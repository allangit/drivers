==> flow/design.v <==
module mult_booth(clk, reset_L, Q, M, done, start, P);
parameter   M_size  = 8,    
            Q_size  = 8,    
            P_size  = 16;
    input clk;
    input reset_L;
    input signed [(M_size-1):0] M;
    input signed [(Q_size-1):0] Q;
	 input start;  
    output done;  
    output signed [(P_size-1):0] P;
wire [ (P_size-1):0]      P;       
wire [ (M_size-1):0 ]     M;       
wire [ (Q_size-1):0 ]     Q;       
reg     signed      [ (M_size-1) : 0] M_reg;
reg     signed      [ (Q_size-1) : 0] Q_reg;
reg     signed      [ (M_size-1) : 0] A_reg;  
reg     signed      [  M_size : 0 ]   next_A;
reg     signed      [  (Q_size) : 0 ]   C_reg;  
reg     signed                        Q_1;  
reg     signed                        work;
reg     done; 
always @( posedge clk or negedge reset_L )
begin : booth_algorith
    if (!reset_L)
       begin : reset_registers
         M_reg <= 0;
         Q_reg <= 0;
         A_reg <= 0;
         C_reg <= 0;
         Q_1   <= 0;
         done <= 0;
       end  
    else if (start) 
           begin : init_registers
             M_reg <= M;
             Q_reg <= Q;
             A_reg <= 0;
             C_reg <= {1'b1, {Q_size{1'b0}}};  
             Q_1      <= 0;
             done     <= 0;
             work     <= 1'b1;
           end  
         else if (!done)
            begin : shift_regs
             if ( C_reg[0]== 0 )  
                begin : not_done
                   { A_reg, Q_reg, Q_1 } <= { next_A, Q_reg };  
                   C_reg <= { 1'b0, C_reg[ Q_size : 1 ] };  
                end
             else
               begin : p_is_done
                   done <= 1'b1;
               end  
            end  
end  
always @( * )
begin
    if ( { Q_reg[0], Q_1 } == 2'b10 )
    begin : substract_branch
         next_A <= A_reg - M_reg;
    end  
    else if ( { Q_reg[0], Q_1 } == 2'b01 )
    begin : add_branch
         next_A    <= A_reg + M_reg;
    end  
    else
    begin : only_shift
         next_A    <= A_reg;
    end  
end
assign P = { A_reg, Q_reg };  
endmodule
# == Tool chain data of mult_booth ==
# The steps from the RTL of mult_booth to its reports follow in flow order.
# Line numbers count from 1 in the design file above.
# Operators carry their Yosys type and port widths (W data, S select, Z words).
# Library cell names are shortened.
# A cell with - has no value.
# inputs
top_module,mult_booth
clock,clk
cell_library,sky130hd
pvt_corner,tt_025C_1v80

# == After elaboration ==
# Source: Yosys, flattened and elaborated, memories not mapped. Widths are those after wreduce. Registers that Yosys merges into a memory's read port (data or address) are not register bits. Print and check cells do not count. Equal cells are merged and count once.
# bits
reg_bits,35
in_bits,19
out_inout_bits,17
wordCells,34
# op_classes
n_addsub,2
eq_ne,4
mux,17
reduce_and_logical,3
# ops
op,count
$mux W8,6
$mux W9,5
$add A8 B8 Y9,1
$sub A8 B8 Y9,1
$mux W1,6
$ne A2 B2 Y1 const B,2
$reduce_and A3 Y1,1
$reduce_bool A3 Y1,1
$eq A2 B1 Y1 const B,1
$eq A2 B2 Y1 const B,1
$reduce_and A2 Y1,1

# == Depth ==
# Depth = most cells in a row (Yosys ltp): at word level without a register or memory, in the mapped netlist without a sequential cell, where the memories' decode and read muxes count.
# logic_depth
word_depth,6
abc_area,0
depth_mapped,10
depth_no_buf,10

# == Netlist ==
# The flow's flattened synthesis, as Yosys stat reports it; memories are mapped. The netlist is that of the ABC_AREA named above (0 if unset); the other value can give another one.
# types
cell,count,area_total_um2
dfrtp_1,35,875.84
ha_1,16,200.192
nand2_1,44,165.158
a21oi_1,28,140.134
o21ai_0,27,135.13
mux2i_1,9,90.086
nor2_1,16,60.058
nor2b_1,8,50.048
a211oi_1,6,45.043
inv_1,12,45.043
fa_1,2,40.038
clkbuf_1,8,30.029
o311ai_0,3,26.275
xnor2_1,3,26.275
buf_2,5,25.024
nand2b_1,4,25.024
a21o_1,3,22.522
o21a_1,3,22.522
# Other cell types: 23; their cells: 33.
# synth_totals
cell_count,265
area_mm2,0.0022647
seqArea_mm2,0.0008758
flip_flops,35
buffers,17

# == Path before layout ==
# Source: OpenSTA report_checks on the synthesized netlist (no wires, ideal clock, input and output delay 20% of the period each), path of least setup slack; recovery checks are left aside. Register names are those of the netlist, which keeps one name where synthesis merged equal registers.
# synth_timing
kind,flip-flop to flip-flop
start,register A_reg[0]
end,register A_reg[5]
clock_period_ns,2.43
setup_time_ns,0.121
t_first_pin_ns,0.000
arrival_ns,1.947
required_time_ns,2.309
path_slack_ns,0.362
delay_ns,2.068
path_stages,11
n_path_buf,0
period_less_setup_slack_ns,2.068
# "delay_ns" = arrival - input delay + setup time.
# "path_stages": output pins that drive a net of the path, with the launching flip-flop's if there is one; two outputs of one cell count as two.
# "period_less_setup_slack_ns" = period - worst setup slack (recovery checks aside). The figure is calculated, with input and output delays left at 20% of the set period.
# The rows between start and end are the longest chain of elaborated cells between them; the timing report does not say that the signal goes this way. Where chains are equally long, one stands for them.
# Each line given opens the expression or statement behind the cell; cells for indexed reads and writes are added by Yosys, which also makes memories of some case tables.
# synth_between
cell_sequence,dfrtp_1 -> inv_1 -> ha_1 -> inv_1 -> fa_1 -> a21o_1 -> a21oi_1 -> o21ai_0 -> xnor2_1 -> a21oi_1 -> a22o_1
elab_chain_len,6
cells_between,7
cone_lines,7
classes_between,add/sub (2); mux (5)
# synth_rtl
item,line_no,text
from (decl),17,reg     signed      [ (M_size-1) : 0] A_reg;
from (assign),29,A_reg <= 0;
from (assign),38,A_reg <= 0;
$add A8 B8 Y9,65,next_A    <= A_reg + M_reg;
$mux W9,63,"else if ( { Q_reg[0], Q_1 } == 2'b01 )"
$mux W9,59,"if ( { Q_reg[0], Q_1 } == 2'b10 )"
$mux W8,46,if ( C_reg[0]== 0 )
$mux W8,44,else if (!done)
$mux W8,34,else if (start)
to (assign),29,
to (assign),38,
to (decl),17,

# == Worst path after layout ==
# Path of least setup slack in the final report of run 1 (OpenROAD, finished layout, wires in). Where an end is a register, its clock arrival counts in the times.
# layout_timing
kind,flip-flop to output port
start,register Q_reg[0]
end,output P[0]
clock_period_ns,3.35
output_delay_ns,0.67
t_first_pin_ns,0.29
arrival_ns,1.75
required_time_ns,2.68
path_slack_ns,0.93
path_stages,2
n_path_buf,1
# layout_between
cell_sequence,dfrtp_1 -> clkdlybuf4s50_1
elab_chain_len,0
cells_between,0
cone_lines,0
# layout_rtl
item,line_no,text
from (decl),16,reg     signed      [ (Q_size-1) : 0] Q_reg;
from (assign),28,Q_reg <= 0;
from (assign),37,Q_reg <= Q;
to (decl),11,output signed [(P_size-1):0] P;

# Measured data: module mult_booth, platform sky130hd, 2 stored runs of the flow under differing settings, order arbitrary. Input and output delays are each 20% of the period that was set; the output load is 0.01 pF.
# "period_reached_ns" = clock period - worst setup slack. The figure is calculated, with input and output delays left at 20% of the set period.
# "worstPathTime_ns": the worst setup path's part of the clock period (all of it between registers, 20% less for each end at a port) less its slack. A launch clock that arrives late makes it longer, a capture clock that arrives late makes it shorter.
# Among the settings, . means not set for that run.
run,period_ns,CORE_UTILIZATION,PLACE_DENSITY_LB_ADDON,HOLD_SLACK_MARGIN,CORE_MARGIN,CELL_PAD_IN_SITES_GLOBAL_PLACEMENT,GPL_TIMING_DRIVEN,CTS_CLUSTER_DIAMETER,SLEW_MARGIN,MIN_ROUTING_LAYER,MAX_ROUTING_LAYER,CAP_MARGIN,SETUP_SLACK_MARGIN,CTS_CLUSTER_SIZE,setupTns_ns,synthArea_mm2,worstSetupSlack_ns,util_pct,period_reached_ns,dieArea_mm2,worstPathTime_ns,timing.worst_path_kind
run 1,3.35,38,0.26,0.16,2,3,1,124,35,met2,met5,20,.,.,0.000,0.0022647,0.928,47.1,2.422,0.0065934,1.75,flip-flop to output port
run 2,1.4,19,0.07,.,3,.,1,.,40,.,.,20,0.39,34,-4.031,0.0022647,-0.645,35.1,2.045,0.0132653,2.05,flip-flop to flip-flop
